==> flow/design.v <==
module adaptation_block (
    input clk,
    input reset,
    input [15:0] e_in,         
    input [15:0] x_in,         
    input [15:0] w_in,         
    input [15:0] mu,           
    output reg [15:0] w_out,   
    input en                   
);
    reg [31:0] weight_update;
    always @(posedge clk or posedge reset) begin
        if (reset) begin
            w_out <= 16'b0;
        end else if (en) begin
            weight_update <= w_in + (mu * e_in * x_in) >> 16;  
            w_out <= weight_update[15:0];
        end
    end
endmodule
* Step by step through the tools: adaptation_block
Tool output for the design above, in the order of the flow. Line numbers count from 1 in the design file above. Operators: Yosys type, input widths -> output width; for muxes data width and select width s. Library cell names are shortened. A cell with n/a has no value.
Inputs: top module adaptation_block, clock clk, library sky130hd, library corner tt_025C_1v80

* Word level
Source: Yosys, flattened and elaborated, memories not mapped. Widths are those after wreduce. Registers that Yosys merges into a memory's read port (data or address) are not register bits. Print and check cells do not count. Equal cells are merged and count once.
Operators by class: reductions and logical operators 1, bitwise logic cells 1, $add $sub $neg 1, multiply operators 2
Operator list (count):
- $mul 16x16->32 | 1
- $mul 32x16->32 | 1
- $add 16x32->32 | 1
- $reduce_and 2->1 | 1
- $not 1->1 | 1
Bit counts: register bits after elaboration 32, elaborated cells 7, input port bits 67, output and inout bits 16

* Longest topological paths
Longest topological path by Yosys (ltp), each cell counted once; first at word level (registers and memories cut), then after technology mapping (sequential cells cut; the memories' decode and read muxes count).
Depth: word-level depth 3, ABC_AREA 0, gate-level depth with buffers 47, gate-level depth less buffers 44

* Synthesis result
The flow's flattened synthesis, as Yosys stat reports it; memories are mapped. The netlist is that of the ABC_AREA named above (0 if unset); the other value can give another one.
Cell types:
- fa_1 | count 511, total area 1.02E+04 µm²
- ha_1 | count 185, total area 2314.72 µm²
- inv_1 | count 606, total area 2.27E+03 µm²
- and2_1 | count 255, total area 1595.28 µm²
- nand2_1 | count 391, total area 1.47E+03 µm²
- edfxtp_1 | count 16, total area 480.461 µm²
- dfrtp_1 | count 16, total area 400.384 µm²
- xnor2_1 | count 45, total area 394.128 µm²
- clkbuf_1 | count 90, total area 337.824 µm²
- a21oi_1 | count 36, total area 180.173 µm²
- mux2_2 | count 16, total area 180.173 µm²
- a21o_1 | count 17, total area 127.622 µm²
- xor2_1 | count 13, total area 113.859 µm²
- nor2_1 | count 28, total area 105.101 µm²
- nand2b_1 | count 16, total area 100.096 µm²
- and3_1 | count 13, total area 81.328 µm²
- nor2b_1 | count 13, total area 81.328 µm²
- o21ai_0 | count 15, total area 75.072 µm²
Other cell types: 50; their cells: 105.
Synthesis totals: mapped flip-flops 32, area of sequential cells 880.8 µm², mapped cells 2387, buffers 100, synthesis area 21438.1 µm²

* Timing after synthesis
Source: OpenSTA report_checks on the synthesized netlist (no wires, ideal clock, input and output delay 20% of the period each), path of least setup slack; recovery checks are left aside. Register names are those of the netlist, which keeps one name where synthesis merged equal registers.
Path post-synthesis: kind input-to-reg, start point input e_in[1], end point register weight_update[15], required time 16.932 ns, delay of the path 11.155 ns, launch time at the first pin 3.440 ns, input delay 3.440 ns, setup slack 2.605 ns, path buffers 3, period 17.2 ns, stages on the path 40, arrival time 14.327 ns, setup time 0.268 ns, period reached after synthesis 14.595 ns
"delay of the path" = arrival - input delay + setup time. "stages on the path": output pins that drive a net of the path, with the launching flip-flop's if there is one; two outputs of one cell count as two. "period reached after synthesis" is the clock period less the worst setup slack; recovery checks do not enter. This is arithmetic on one report: input and output delays are still those of the set period (20% each). Between the ends stands the longest chain of elaborated cells between them, by number of cells; it is not shown to be the way that was timed. Of several equally long chains one is given. A line is the first line of the expression or statement that the cell stems from. Yosys adds cells for indexed reads and writes and turns some case tables into memories.
On the way, post-synthesis: path through clkbuf_1 > nand2_1 > fa_1 > fa_1 > fa_1 > fa_1 > fa_1 > fa_1 > inv_1 > ha_1 > clkbuf_2 > and2_1 > a311oi_2 > o21ai_1 > xor2_1 > clkbuf_1 > nand2_1 > fa_1 > (+4 left out) > fa_1 > inv_1 > fa_1 > inv_1 > fa_1 > inv_1 > ha_1 > and3_1 > nor2b_1 > or3_1 > o32a_1 > o31ai_2 > o211a_1 > nor2b_1 > o21a_1 > xnor2_1 > xnor3_1 > xnor3_1, cells in the longest elaborated chain 3, elaborated cells on any way between the ends 3, source lines of those cells 1, those cells by class 1 x add/sub; 2 x mul
Ends and longest elaborated chain, post-synthesis:
- start: declaration | line 4 | input [15:0] e_in,
- $mul 16x16->32 | line 16 | weight_update <= w_in + (mu * e_in * x_in) >> 16;
- $mul 32x16->32 | line 16
- $add 16x32->32 | line 16
- end: assignment | line 16

* Worst path after layout
Path of least setup slack in the final report of flow run 1 (OpenROAD, finished layout, wires in). Where an end is a register, its clock arrival counts in the times.
Path after layout: kind input-to-reg, start point input mu[13], end point register weight_update[15], stages on the path 40, path buffers 2, required time 20.22 ns, setup slack 3.57 ns, input delay 4.04 ns, arrival time 16.65 ns, setup time 0.26 ns, launch time at the first pin 4.04 ns, period 20.2 ns
Between the ends stands the longest chain of elaborated cells between them, by number of cells; it is not shown to be the way that was timed. Of several equally long chains one is given.
On the way, after layout: path through clkdlybuf4s50_1 > nand2_1 > fa_1 > fa_1 > inv_1 > fa_1 > inv_1 > fa_1 > fa_1 > fa_1 > inv_1 > ha_1 > nand2_1 > nor2_1 > o2111ai_1 > a21boi_2 > o21bai_1 > a32oi_2 > (+4 left out) > fa_1 > fa_1 > inv_1 > fa_1 > inv_1 > fa_1 > inv_1 > ha_1 > nand3_1 > a21oi_1 > or3_1 > o31ai_2 > o211a_1 > nor2b_1 > o21a_1 > xnor2_1 > xnor3_1 > xnor3_1, cells in the longest elaborated chain 3, elaborated cells on any way between the ends 3, source lines of those cells 1, those cells by class 1 x add/sub; 2 x mul
Ends and longest elaborated chain, after layout:
- start: declaration | line 7 | input [15:0] mu,
- $mul 16x16->32 | line 16 | weight_update <= w_in + (mu * e_in * x_in) >> 16;
- $mul 32x16->32 | line 16
- $add 16x32->32 | line 16
- end: assignment | line 16

==> runs of adaptation_block <==
Stored flow runs of adaptation_block (2 of them; Yosys, OpenROAD, sky130hd). They differ in their settings and are not a sequence. Constraints: input delay and output delay 20% of the set period each, output load 0.01 pF.
"achieved period": clock period set for the run, less the worst setup slack. It is reckoned from that one timing run; input and output delays stay at 20% of the period that was set.

[flow run 1] flow files
==> flow/run.sh <==
#!/bin/bash
# the make line also repeats the synthesis and layout settings of config.mk as NAME=value (left out here)
make -C /OpenROAD-flow-scripts/flow DESIGN_CONFIG=/design/flow/config.mk WORK_HOME=/design/flow/orfs CLKGATE_MAP_FILE= finish
==> flow/config.mk <==
export PLATFORM = sky130hd
export DESIGN_NAME = adaptation_block
export DESIGN_NICKNAME = adaptation_block
export VERILOG_FILES = /design/flow/design.v
export SDC_FILE = /design/flow/constraint.sdc
export NUM_CORES = 4
export LEC_CHECK = 0
export ABC_AREA = 0
export CAP_MARGIN = 40
export CORE_MARGIN = 2
export CORE_UTILIZATION = 18
export CTS_CLUSTER_DIAMETER = 339
export GPL_ROUTABILITY_DRIVEN = 0
export MAX_ROUTING_LAYER = met4
export MIN_ROUTING_LAYER = met1
export PLACE_DENSITY_LB_ADDON = 0.04
export SLEW_MARGIN = 20
==> flow/constraint.sdc <==
create_clock -name core_clock -period 20.2 [get_ports {clk}]
set_input_delay 4.0400 -clock core_clock [delete_from_list [all_inputs] [get_ports {clk}]]
set_output_delay 4.0400 -clock core_clock [all_outputs]
set_load 0.01 [all_outputs]

[flow run 1] result: standard-cell area after layout 24,552.3 µm²; achieved period 16.626 ns; Yosys chip area after synthesis 21,438.1 µm²; worst setup slack after layout 3.574 ns; utilization 20.8%; full die area 121,878.0 µm²; setup total negative slack 0.000 ns

[flow run 2] flow files
==> flow/run.sh <==
#!/bin/bash
# the make line also repeats the synthesis and layout settings of config.mk as NAME=value (left out here)
make -C /OpenROAD-flow-scripts/flow DESIGN_CONFIG=/design/flow/config.mk WORK_HOME=/design/flow/orfs CLKGATE_MAP_FILE= finish
==> flow/config.mk <==
export PLATFORM = sky130hd
export DESIGN_NAME = adaptation_block
export DESIGN_NICKNAME = adaptation_block
export VERILOG_FILES = /design/flow/design.v
export SDC_FILE = /design/flow/constraint.sdc
export NUM_CORES = 4
export LEC_CHECK = 0
export CAP_MARGIN = 5
export CORE_ASPECT_RATIO = 1.72
export CORE_MARGIN = 10
export CORE_UTILIZATION = 46
export GPL_TIMING_DRIVEN = 0
export HOLD_SLACK_MARGIN = 0.02
export MIN_ROUTING_LAYER = met2
export SETUP_SLACK_MARGIN = -0.83
export SLEW_MARGIN = 20
==> flow/constraint.sdc <==
create_clock -name core_clock -period 9.95 [get_ports {clk}]
set_input_delay 1.9900 -clock core_clock [delete_from_list [all_inputs] [get_ports {clk}]]
set_output_delay 1.9900 -clock core_clock [all_outputs]
set_load 0.01 [all_outputs]

[flow run 2] result: standard-cell area after layout 26,549.2 µm²; achieved period 13.087 ns; Yosys chip area after synthesis 21,438.1 µm²; worst setup slack after layout -3.137 ns; utilization 57.7%; full die area 55,958.4 µm²; setup total negative slack -37.539 ns
