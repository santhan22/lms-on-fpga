==> flow/design.v <==
module coefficient_memory (
    input clk,
    input reset,
    input [15:0] w_in,          
    output reg [15:0] w_out,    
    input en_wr,                
    input en_rd                 
);
    reg [15:0] coeff_reg;       
    always @(posedge clk or posedge reset) begin
        if (reset) begin
            coeff_reg <= 16'b0;
        end else if (en_wr) begin
            coeff_reg <= w_in;   
        end
    end
    assign w_out = (en_rd) ? coeff_reg : 16'b0;
endmodule
* From RTL to reports: coefficient_memory
What the tools print for coefficient_memory, step after step.
Line numbers count from 1 in the design file above.
A cell with n/a has no value.
- Top module :: coefficient_memory
- Clock input :: clk
- Library :: sky130hd
- Corner :: tt_025C_1v80

* Word-level counts
Source: Yosys, flattened and elaborated, memories not mapped. Widths are those after wreduce; folded enables and synchronous resets count as part of the registers. Registers that Yosys merges into a memory's read port (data or address) are not register bits. Print and check cells do not count. Equal cells are merged and count once.
- Multiplexer cells :: 1
** Operators with widths (number)
- 16-bit 2-to-1 mux :: 1
- Bits in registers :: 16
- Bits of input ports :: 20
- Output and inout bits :: 16
- Elaborated cells :: 2

* Longest topological paths
Depth = most cells in a row (Yosys ltp): at word level without a register or memory, in the mapped netlist without a sequential cell, where the memories' decode and read muxes count.
- Depth after elaboration :: 1
- ABC_AREA :: 0
- Gate-level depth with buffers :: 3
- Depth with buffers taken out :: 1

* After synthesis
Source: synth_stat.txt of the flow (Yosys; design flattened, memories mapped). It holds for the ABC_AREA given above (unset counts as 0); a run with the other value may have another netlist.
The area totals of this step are shown rounded.
- Cells in the netlist :: 52
- Mapped area :: 757 um2
- Sequential part of the area :: 400 um2
- Mapped flip-flops :: 16
- Buffer cells :: 3
** Cells by type
- sky130_fd_sc_hd__dfrtp_1 :: number 16, area in all 400.384 um2
- sky130_fd_sc_hd__mux2_4 :: number 10, area in all 150.144 um2
- sky130_fd_sc_hd__and2_1 :: number 16, area in all 100.096 um2
- sky130_fd_sc_hd__mux2_2 :: number 6, area in all 67.565 um2
- sky130_fd_sc_hd__buf_12 :: number 1, area in all 20.019 um2
- sky130_fd_sc_hd__buf_6 :: number 1, area in all 11.261 um2
- sky130_fd_sc_hd__clkbuf_1 :: number 1, area in all 3.754 um2
- sky130_fd_sc_hd__inv_1 :: number 1, area in all 3.754 um2

* Path before layout
OpenSTA on the mapped netlist: ideal clock, no wires. The path of least setup slack (recovery checks aside). Input and output delay are each 20% of the period. Register names are those of the netlist, which keeps one name where synthesis merged equal registers.
- Kind :: input -> register
- Start point :: in en_wr
- End point :: reg coeff_reg[10]
- Clock period :: 0.982 ns
- External input delay :: 0.196 ns
- Setup time :: 0.125 ns
- Launch time at the first pin :: 0.196 ns
- Arrival time :: 0.733 ns
- Required time :: 0.857 ns
- Slack :: 0.124 ns
- Path delay :: 0.662 ns
- Stages :: 3
- Path buffers :: 2
- Period reached after synthesis :: 0.858 ns
"path delay" is the arrival time less input delay plus setup time.
"stages" counts driving pins, that of a launching flip-flop among them; a cell with two outputs on the path counts twice.
"period reached after synthesis" is the clock period less the worst setup slack; recovery checks do not enter. This is arithmetic on one report: input and output delays are still those of the set period (20% each).
- Cell sequence :: sky130_fd_sc_hd__buf_6 sky130_fd_sc_hd__buf_12 sky130_fd_sc_hd__mux2_4
- Length of the longest elaborated chain :: 0
- Elaborated cells on any way between the ends :: 0
- Source lines of those cells :: 0
** Ends and longest elaborated chain, post-synthesis
- from (decl) :: line 6 : input en_wr,
- to (assign) :: line 12 : coeff_reg <= 16'b0;
- to (assign) :: line 14 : coeff_reg <= w_in;
- to (decl) :: line 9 : reg [15:0] coeff_reg;

* Path in the finished layout
From the final timing report of run 1: the path of least setup slack in the routed layout; clock arrival at registers is part of the times.
- Kind :: register -> output
- Start point :: reg coeff_reg[7]
- End point :: out w_out[7]
- Clock period :: 1.23 ns
- Output delay :: 0.25 ns
- Launch time at the first pin :: 0.28 ns
- Arrival time :: 0.94 ns
- Required time :: 0.98 ns
- Slack :: 0.05 ns
- Stages :: 3
- Path buffers :: 1
Between the ends stands the longest chain of elaborated cells between them, by number of cells; it is not shown to be the way that was timed. Of several equally long chains one is given.
Each line given opens the expression or statement behind the cell; cells for indexed reads and writes are added by Yosys, which also makes memories of some case tables.
- Cell sequence :: sky130_fd_sc_hd__dfrtp_1 sky130_fd_sc_hd__and2_1 sky130_fd_sc_hd__buf_2
- Length of the longest elaborated chain :: 1
- Elaborated cells on any way between the ends :: 1
- Source lines of those cells :: 1
- Those cells by class :: mux: 1
** Ends and longest elaborated chain, after layout
- from (decl) :: line 9 : reg [15:0] coeff_reg;
- from (assign) :: line 12 : coeff_reg <= 16'b0;
- from (assign) :: line 14 : coeff_reg <= w_in;
- 16-bit 2-to-1 mux :: line 17 : assign w_out = (en_rd) ? coeff_reg : 16'b0;
- to (decl) :: line 5 : output reg [15:0] w_out,

Hand-over note for coefficient_memory

Measured data: module coefficient_memory, platform sky130hd, 2 stored runs of the flow under differing settings, order arbitrary. Input and output delays are each 20% of the period that was set; the output load is 0.01 pF.
By "time on the worst setup path" is meant the share of the clock period that the worst setup path is allowed (20% is reserved at inputs, 20% at outputs), minus its slack. Clock arrival times at its registers enter into it.
"total design power" rests on the timing tool's default activity at the inputs, not on a simulated workload.
Values from the reports are rounded here.

* Run 1
** Files
==> flow/run.sh <==
#!/bin/bash
# the make line also repeats the synthesis and layout settings of config.mk as NAME=value (left out here)
make -C /OpenROAD-flow-scripts/flow DESIGN_CONFIG=/design/flow/config.mk WORK_HOME=/design/flow/orfs CLKGATE_MAP_FILE= finish
==> flow/config.mk <==
export PLATFORM = sky130hd
export DESIGN_NAME = coefficient_memory
export DESIGN_NICKNAME = coefficient_memory
export VERILOG_FILES = /design/flow/design.v
export SDC_FILE = /design/flow/constraint.sdc
export NUM_CORES = 4
export LEC_CHECK = 0
export CAP_MARGIN = 20
export CELL_PAD_IN_SITES_GLOBAL_PLACEMENT = 3
export CORE_MARGIN = 2
export CORE_UTILIZATION = 24
export MAX_ROUTING_LAYER = met5
export PLACE_DENSITY_LB_ADDON = 0.2
export SLEW_MARGIN = 40
export TNS_END_PERCENT = 5
==> flow/constraint.sdc <==
create_clock -name core_clock -period 1.23 [get_ports {clk}]
set_input_delay 0.2460 -clock core_clock [delete_from_list [all_inputs] [get_ports {clk}]]
set_output_delay 0.2460 -clock core_clock [all_outputs]
set_load 0.01 [all_outputs]
** Results
- Standard-cell area of the final layout :: 1130 um2
- Post-synthesis cell area :: 757 um2
- Time on the worst setup path :: 0.94 ns
- Kind of the worst setup path :: register -> output
- Overall die area :: 3620 um2
- Utilization after routing :: 37.4%
- Worst setup slack after layout :: 0.047 ns
- Total design power :: 0.00122 W

* Run 2
** Files
==> flow/run.sh <==
#!/bin/bash
# the make line also repeats the synthesis and layout settings of config.mk as NAME=value (left out here)
make -C /OpenROAD-flow-scripts/flow DESIGN_CONFIG=/design/flow/config.mk WORK_HOME=/design/flow/orfs CLKGATE_MAP_FILE= finish
==> flow/config.mk <==
export PLATFORM = sky130hd
export DESIGN_NAME = coefficient_memory
export DESIGN_NICKNAME = coefficient_memory
export VERILOG_FILES = /design/flow/design.v
export SDC_FILE = /design/flow/constraint.sdc
export NUM_CORES = 4
export LEC_CHECK = 0
export CAP_MARGIN = 20
export CELL_PAD_IN_SITES_DETAIL_PLACEMENT = 2
export CORE_MARGIN = 2
export CORE_UTILIZATION = 21
export CTS_CLUSTER_SIZE = 100
export GPL_ROUTABILITY_DRIVEN = 0
export PLACE_DENSITY = 0.38
export SETUP_SLACK_MARGIN = 0.28
export SLEW_MARGIN = 0
==> flow/constraint.sdc <==
create_clock -name core_clock -period 1.71 [get_ports {clk}]
set_input_delay 0.3420 -clock core_clock [delete_from_list [all_inputs] [get_ports {clk}]]
set_output_delay 0.3420 -clock core_clock [all_outputs]
set_load 0.01 [all_outputs]
** Results
- Worst setup slack after layout :: 0.347 ns
- Standard-cell area of the final layout :: 1180 um2
- Utilization after routing :: 34.8%
- Time on the worst setup path :: 1.02 ns
- Kind of the worst setup path :: register -> output
- Total design power :: 0.000904 W
- Post-synthesis cell area :: 757 um2
- Overall die area :: 4100 um2

End of note.
